==> flow/design.v <==
`timescale 1ns/10ps
module LBP(  clk,reset,gray_addr,gray_req,gray_ready,gray_data,lbp_addr,lbp_valid,lbp_data,finish );
input		clk;
input		reset;
input		gray_ready;
input		[7:0]		gray_data;
output	gray_req;
output	lbp_valid;
output	finish;
output	[7:0]		lbp_data;
output	[13:0]		gray_addr;
output	[13:0]		lbp_addr;
reg                 finish;
reg                 gray_req;
reg					lbp_valid;
reg		[2:0]		current_state;
reg		[2:0]	    next_state;
reg		[7:0]		LBP_MEMORY_BIT	[0:7];
reg		[7:0]		LBP_MEMORY	[0:9];
reg     [7:0]       lbp_data;
reg		[8:0]		lbp_data_tmp;
reg     [13:0]      gray_addr;
reg     [13:0]      lbp_addr;
reg     [13:0]      gray_addr_const;
reg     [13:0]      gray_addr_zero;
integer i;
parameter	state0=3'd0;
parameter	state1=3'd1;
parameter	state2=3'd2;
parameter	state3=3'd3;
parameter	state4=3'd4;
always@(	posedge clk	or	posedge reset	)
		begin
				if(	reset	)
						current_state	<=	state0;
				else
						current_state	<=	next_state;
		end
always@(*)
		begin
				case(	current_state	)
						state0:next_state	<=	(	gray_ready	==	1'd0 )?state0:state1;
						state1:next_state	<=	(	gray_req	==	1'd1	)?state1:state2;
						state2:next_state	<=	(	lbp_data_tmp	==	9'd256	)?state2:state3;
						state3:next_state	<=	(	lbp_addr	==	14'd16253	)?state4:state0;
						state4:next_state	<=	(	finish	==	1'd0	)?state4:state0;
						default:
						begin
						      next_state  <=  state0;
						end
				endcase
		end
always@(	posedge clk	or	posedge reset	)
		begin
				if(	reset	)
						begin
								gray_req	<=	1'd1;
						end
				else
						begin
								case(	state0	)
										state0:
												if(	gray_ready	==	1'd1	&&	LBP_MEMORY[8]	==	8'd0	)
														begin
																gray_req	<=	1'd1;
														end
												else
														begin
																gray_req	<=	1'd0;
														end
								default:
										begin
												gray_req	<=	1'd0;
										end
								endcase
						end
		end
always@(	posedge clk	or	posedge reset	)
		begin
				if(	reset	)
						begin
								gray_addr_const	<=	14'd129;
								for(i=0;i<10;i=i+1)
										begin
												LBP_MEMORY[i]	<=	8'd0;
										end
						end
				else 
						begin
								case(	current_state	)
								state1:
										if(	LBP_MEMORY[0]	==	8'd0   )
												begin
														gray_addr	=	gray_addr_const	-	14'd129;
														LBP_MEMORY[0]	=	gray_data;
												end
										else if(	LBP_MEMORY[1]	==	8'd0 )
												begin
														gray_addr	=	gray_addr_const	-	14'd128;
														LBP_MEMORY[1]	=	gray_data;
												end
										else if(	LBP_MEMORY[2]	==	8'd0)
												begin
														gray_addr	=	gray_addr_const	-	14'd127;
														LBP_MEMORY[2]	=	gray_data;
												end
										else if(	LBP_MEMORY[3]	==	8'd0)
												begin
														gray_addr	=	gray_addr_const	-	14'd1;
														LBP_MEMORY[3]	=	gray_data;
												end
										else if(	LBP_MEMORY[4]	==	8'd0)
												begin
														gray_addr	=	gray_addr_const;
														LBP_MEMORY[4]	=	gray_data;
												end
										else if(	LBP_MEMORY[5]	==	8'd0)
												begin
														gray_addr	=	gray_addr_const	+	14'd1;
														LBP_MEMORY[5]	=	gray_data;
												end
										else if(	LBP_MEMORY[6]	==	8'd0 )	
												begin
														gray_addr	=	gray_addr_const	+	14'd127;
														LBP_MEMORY[6]	=	gray_data;
												end
										else if(	LBP_MEMORY[7]	==	8'd0 )
												begin
														gray_addr	=	gray_addr_const	+	14'd128;
														LBP_MEMORY[7]	=	gray_data;
												end
										else if(	LBP_MEMORY[8]	==	8'd0 )
												begin
														gray_addr	=	gray_addr_const	+	14'd129;
														LBP_MEMORY[8]	=	gray_data;
												end
										else if(	LBP_MEMORY[9]	==	8'd0 )
												begin
														gray_addr	=	gray_addr_const	+	14'd129;
														LBP_MEMORY[9]	=	gray_data;
												end
										else if(	gray_addr_const	!=	14'd16254	&&	(	(	gray_addr_const	+	14'd2	)	%	128	)	==	14'd0	)
												begin
														gray_addr_const	=	gray_addr_const	+14'd3;
												end
										else
												begin
														gray_addr_const	=	gray_addr_const	+14'd1;
												end
								default:
										begin
												for(i=0;i<10;i=i+1)
														begin
																LBP_MEMORY[i]	<=	8'd0;		
														end
										end
								endcase
						end
		end
always@(	posedge clk	or	posedge reset	)
		begin
				if(	reset	)
						begin
								lbp_data_tmp	<=	9'd256;
								LBP_MEMORY_BIT[0]	<=	8'd0;
								LBP_MEMORY_BIT[1]	<=	8'd0;
								LBP_MEMORY_BIT[2]	<=	8'd0;
								LBP_MEMORY_BIT[3]	<=	8'd0;
								LBP_MEMORY_BIT[4]	<=	8'd0;
								LBP_MEMORY_BIT[5]	<=	8'd0;
								LBP_MEMORY_BIT[6]	<=	8'd0;
								LBP_MEMORY_BIT[7]	<=	8'd0;
						end
				else
						begin
								case(	current_state	)
								state2:
										if(	lbp_data_tmp	==	9'd256	)
												begin
														LBP_MEMORY_BIT[0] = (LBP_MEMORY[5]<LBP_MEMORY[1] || LBP_MEMORY[5]==LBP_MEMORY[1])?8'd1:8'd0;
														LBP_MEMORY_BIT[1] = (LBP_MEMORY[5]<LBP_MEMORY[2] || LBP_MEMORY[5]==LBP_MEMORY[2])?8'd1:8'd0;
														LBP_MEMORY_BIT[2] = (LBP_MEMORY[5]<LBP_MEMORY[3] || LBP_MEMORY[5]==LBP_MEMORY[3])?8'd1:8'd0;
														LBP_MEMORY_BIT[3] = (LBP_MEMORY[5]<LBP_MEMORY[4] || LBP_MEMORY[5]==LBP_MEMORY[4])?8'd1:8'd0;
														LBP_MEMORY_BIT[4] = (LBP_MEMORY[5]<LBP_MEMORY[6] || LBP_MEMORY[5]==LBP_MEMORY[6])?8'd1:8'd0;
														LBP_MEMORY_BIT[5] = (LBP_MEMORY[5]<LBP_MEMORY[7] || LBP_MEMORY[5]==LBP_MEMORY[7])?8'd1:8'd0;
														LBP_MEMORY_BIT[6] = (LBP_MEMORY[5]<LBP_MEMORY[8] || LBP_MEMORY[5]==LBP_MEMORY[8])?8'd1:8'd0;
														LBP_MEMORY_BIT[7] = (LBP_MEMORY[5]<LBP_MEMORY[9] || LBP_MEMORY[5]==LBP_MEMORY[9])?8'd1:8'd0;
														lbp_data_tmp	=	LBP_MEMORY_BIT[0]+LBP_MEMORY_BIT[1]*2+LBP_MEMORY_BIT[2]*4+LBP_MEMORY_BIT[3]*8+LBP_MEMORY_BIT[4]*16+LBP_MEMORY_BIT[5]*32+LBP_MEMORY_BIT[6]*64+LBP_MEMORY_BIT[7]*128;
												end
										else
												begin
														lbp_data_tmp	<=		lbp_data_tmp;
												end
								default:
										begin
												lbp_data_tmp	<=	9'd256;
										end
								endcase
						end
		end
always@(	posedge clk	or	posedge reset	)
		begin
				if(	reset	)
						begin
								lbp_data	<=	8'd0;
						end
				else
						begin
								case(	current_state	)
								state3:
										if(	lbp_valid	)
												begin
													lbp_data	<=	lbp_data_tmp[7:0];
													lbp_addr	<=	(	(gray_addr_const	-	14'd1)	%	128	==	14'd0	)?gray_addr_const	-	14'd3:gray_addr_const	-	14'd1;
												end
										else
												begin
														lbp_data	<=	lbp_data;
												end
								default:
										begin
												lbp_data	<=	lbp_data;
										end
								endcase
						end
		end
always@(	posedge clk 	or	posedge reset	)
		begin
				if(	reset	)
						begin
								lbp_valid	<=	1'd0;
						end
				else if(	gray_req	==	1'd0)
						begin
								lbp_valid	<= 1'd1;
						end
		end
always@(	posedge clk	or	posedge reset	)
		begin
				if(	reset	)
						begin
								finish	<=	1'd0;
						end
				else
						begin
								case(	current_state	)
								state4:
										if(	lbp_addr	==	14'd16254	)
												finish	<=	1'd1;
										else
												finish	<=	finish;
								default:
										begin
												finish	<=	finish;
										end
								endcase
						end
		end
endmodule
# --- From RTL to reports: LBP ---
# Tool output for the design above, in the order of the flow.
# Line numbers count from 1 in the design file above.
# Operators: Yosys type, input widths -> output width; for muxes data width and select width s.
# Cell names lack the library's common part.
setup:
  top: "LBP"
  clock_port: "clk"
  cell_library: "sky130hd"
  lib_corner: "tt_025C_1v80"

# --- Elaborated design ---
# Yosys after proc, flatten, opt, wreduce and memory -nomap, before mapping. Print and check cells are not counted. Equal cells are merged and count once.
bits:
  regBits: 145
  latchBits: 0
  ramBits: 0
  mem_bits_ro: 0
  clocked_rd_ports_x_width: 0
  memories: 0
  inputBits: 11
  out_inout_bits: 39
  wordCells: 225
op_classes:
  n_addsub: 19
  mul: 0
  n_div: 0
  n_cmp: 8
  eq_ne: 36
  shifts: 0
  mux: 94
  bitwise: 11
  reduce_logical: 38
op_table:
  columns: ["cell", "count"]
  rows:
  - ["$mux 8", 65]
  - ["$mux 14", 12]
  - ["$logic_not 8->1", 10]
  - ["$logic_not 32->1", 2]
  - ["$lt 8x8->1", 8]
  - ["$eq 8x8->1", 8]
  - ["$ne 2x2->1 const B", 20]
  - ["$eq 14x14->1 const B", 2]
  - ["$add 14x8->14 const B", 2]
  - ["$sub 14x8->14 const B", 2]
  - ["$mux 9", 2]
  - ["$pmux 3 s5", 1]
  - ["$add 14x1->14 const B", 1]
  - ["$sub 14x1->14 const B", 1]
  - ["$ne 14x14->1 const B", 1]
  - ["$add 14x2->14 const B", 1]
  - ["$sub 14x2->14 const B", 1]
  - ["$add 14x7->14 const B", 1]
  - ["$sub 14x7->14 const B", 1]
  - ["$not 1->1", 11]
  - ["$reduce_and 11->1", 1]
  - ["$mux 1", 11]
  - ["$reduce_and 10->1", 1]
  - ["$reduce_bool 10->1", 1]
  - ["$reduce_and 3->1", 3]
  - ["$add 8x8->9", 1]
  - ["$eq 9x9->1 const B", 1]
  - ["$reduce_and 9->1", 1]
# Other operator kinds: 22; their cells: 34.

# --- Depth ---
# Depth = most cells in a row (Yosys ltp): at word level without a register or memory, in the mapped netlist without a sequential cell, where the memories' decode and read muxes count.
depth:
  depth_word: 12
  ABC_AREA: 0
  mapped_depth: 10
  ltp_nobuf: 8

# --- Mapped cells and area ---
# Source: synth_stat.txt of the flow (Yosys; design flattened, memories mapped). It holds for the ABC_AREA given above (unset counts as 0); a run with the other value may have another netlist.
# Totals and module areas in this step are rounded.
mapped:
  mapped_cells: 1030
  yosys_area_um2: 9400
  seq_area_um2: 3800
  ffs: 147
  buffers: 49
types:
  columns: ["cell_type", "count", "area_total_um2"]
  rows:
  - ["dfrtp_1", 114, 2.85E+03]
  - ["ha_1", 78, 975.936]
  - ["edfxtp_1", 28, 840.806]
  - ["nand2_1", 98, 367.853]
  - ["a21oi_1", 71, 355.341]
  - ["o21ai_0", 66, 330.317]
  - ["inv_1", 84, 315.302]
  - ["nor2_1", 72, 270.259]
  - ["xnor2_1", 26, 227.718]
  - ["mux2_2", 20, 225.216]
  - ["nand3_1", 34, 170.163]
  - ["clkbuf_1", 37, 138.883]
  - ["nand4_1", 22, 137.632]
  - ["dfstp_2", 5, 131.376]
  - ["a31oi_1", 17, 106.352]
  - ["nor4_1", 17, 106.352]
  - ["o21a_1", 14, 105.101]
  - ["and2_1", 16, 100.096]
# Not listed: further types 60, cells in them 211.

# --- Worst setup path after synthesis ---
# Path of least setup slack by OpenSTA after synthesis, without wires, with an ideal clock, recovery checks aside; 20% of the period is set as input and as output delay. Where synthesis merged equal registers, the netlist keeps one of their names.
synth_timing:
  path_type: "register -> register"
  start: "register LBP_MEMORY[5][4]"
  end: "register gray_addr[0]"
  period_ns: 4.71
  setup_ns: 0.403
  launch_ns: 0.000
  arrival_ns: 2.595
  required_time_ns: 4.307
  path_slack_ns: 1.713
  path_delay_ns: 2.998
  stages: 6
  n_path_buf: 0
  period_less_setup_slack_ns: 2.997
# "path_delay_ns" is the arrival time less input delay plus setup time.
# "stages": output pins that drive a net of the path, with the launching flip-flop's if there is one; two outputs of one cell count as two.
# "period_less_setup_slack_ns" = period - worst setup slack (recovery checks aside). The figure is calculated, with input and output delays left at 20% of the set period.
# Between the ends stands the longest chain of elaborated cells between them, by number of cells; it is not shown to be the way that was timed. Of several equally long chains one is given.
# A line is the first line of the expression or statement that the cell stems from. Yosys adds cells for indexed reads and writes and turns some case tables into memories.
# A register here has more assigning lines than the two given.
# Only ways into the end's enable, where the timed path ends, are counted here.
synth_between:
  cell_sequence: "dfrtp_1 -> or4_1 -> or2_1 -> nand2_1 -> nor4_1 -> nor3_1"
  elab_chain_cells: 3
  cells_between: 3
  cone_lines: 1
  classes_between: "reduce/logical (3)"
synth_lines:
  columns: ["item", "line_no", "text"]
  rows:
  - ["start, declared", 19, "reg [7:0] LBP_MEMORY [0:9];"]
  - ["start, assigned", 85, "LBP_MEMORY[i] <= 8'd0;"]
  - ["start, assigned", 120, "LBP_MEMORY[5] = gray_data;"]
  - ["$logic_not 8->1", 117, "else if( LBP_MEMORY[5] == 8'd0)"]
  - ["$reduce_bool 10->1", null, null]
  - ["$reduce_and 3->1", null, null]
  - ["end, assigned", 114, "gray_addr = gray_addr_const;"]
  - ["end, assigned", 119, "gray_addr = gray_addr_const + 14'd1;"]
  - ["end, declared", 11, "output [13:0] gray_addr;"]

# --- Path in the finished layout ---
# From the final timing report of record 1: the path of least setup slack in the routed layout; clock arrival at registers is part of the times.
layout_timing:
  path_type: "register -> register"
  start: "register LBP_MEMORY[4][4]"
  end: "register gray_addr[10]"
  period_ns: 2.51
  setup_ns: 0.26
  launch_ns: 0.45
  arrival_ns: 2.66
  required_time_ns: 2.69
  path_slack_ns: 0.03
  stages: 8
  n_path_buf: 1
# Between the ends stands the longest chain of elaborated cells between them, by number of cells; it is not shown to be the way that was timed. Of several equally long chains one is given.
# A register here has more assigning lines than the two given.
# Ways into the end's enable are left out, as the timed path ends at the data pin.
layout_between:
  cell_sequence: "dfrtp_1 -> nor4_1 -> and2_1 -> buf_4 -> a21oi_1 -> o221a_1 -> o31ai_1 -> a22oi_1"
  elab_chain_cells: 6
  cells_between: 6
  cone_lines: 5
  classes_between: "mux (5); reduce/logical (1)"
layout_lines:
  columns: ["item", "line_no", "text"]
  rows:
  - ["start, declared", 19, "reg [7:0] LBP_MEMORY [0:9];"]
  - ["start, assigned", 85, "LBP_MEMORY[i] <= 8'd0;"]
  - ["start, assigned", 115, "LBP_MEMORY[4] = gray_data;"]
  - ["$logic_not 8->1", 112, "else if( LBP_MEMORY[4] == 8'd0)"]
  - ["$mux 14", 112, null]
  - ["$mux 14", 107, "else if( LBP_MEMORY[3] == 8'd0)"]
  - ["$mux 14", 102, "else if( LBP_MEMORY[2] == 8'd0)"]
  - ["$mux 14", 97, "else if( LBP_MEMORY[1] == 8'd0 )"]
  - ["$mux 14", 92, "if( LBP_MEMORY[0] == 8'd0 )"]
  - ["end, assigned", 94, "gray_addr = gray_addr_const - 14'd129;"]
  - ["end, assigned", 99, "gray_addr = gray_addr_const - 14'd128;"]
  - ["end, declared", 11, "output [13:0] gray_addr;"]

# Top module LBP; platform sky130hd; tools Yosys and OpenROAD; 2 stored runs in no particular order. Input and output delays are each 20% of the period that was set; the output load is 0.01 pF.
# "achievedPeriod_ns" means the clock period less the worst setup slack. The figure is calculated, with input and output delays left at 20% of the set period.
# "critical_path_time_ns": the worst setup path's part of the clock period (all of it between registers, 20% less for each end at a port) less its slack. A launch clock that arrives late makes it longer, a capture clock that arrives late makes it shorter.
# "total_power_uw" is the tool's figure for a default switching activity; nothing was simulated.
# Values from the reports are rounded here.
runs:
  - name: "record 1"
    settings:
      period_ns: 2.51
      CORE_UTILIZATION: 50
      SETUP_SLACK_MARGIN: 0.06
      CELL_PAD_IN_SITES_GLOBAL_PLACEMENT: 2
      CELL_PAD_IN_SITES_DETAIL_PLACEMENT: 0
      GPL_TIMING_DRIVEN: 1
      GPL_ROUTABILITY_DRIVEN: 1
      MIN_ROUTING_LAYER: "met2"
      CAP_MARGIN: 20
      CORE_MARGIN: 2
      SLEW_MARGIN: 20
    results:
      timing.setup.tns_ns: 0.000
      finalCellArea_um2: 12000
      total_power_uw: 5100
      die_area_um2: 20000
      achievedPeriod_ns: 2.478
      fin_hold_ws_ns: 0.50
      critical_path_time_ns: 2.48
      worst_path_kind: "register -> register"
      timing.setup.ws_ns: 0.032
      utilization_pct: 65
      synthArea_um2: 9400
  - name: "record 2"
    settings:
      period_ns: 6.64
      CORE_UTILIZATION: 54
      SETUP_SLACK_MARGIN: 0.92
      PLACE_DENSITY_LB_ADDON: 0.01
      HOLD_SLACK_MARGIN: 0.21
      CORE_MARGIN: 4
      CELL_PAD_IN_SITES_DETAIL_PLACEMENT: 1
      CTS_CLUSTER_DIAMETER: 278
      SLEW_MARGIN: 0
      MAX_ROUTING_LAYER: "met4"
      CAP_MARGIN: 20
    results:
      total_power_uw: 1900
      utilization_pct: 63
      finalCellArea_um2: 11000
      critical_path_time_ns: 3.79
      worst_path_kind: "register -> register"
      synthArea_um2: 9400
      timing.setup.tns_ns: 0.000
      fin_hold_ws_ns: 0.51
      timing.setup.ws_ns: 2.8
      die_area_um2: 20000
      achievedPeriod_ns: 3.792
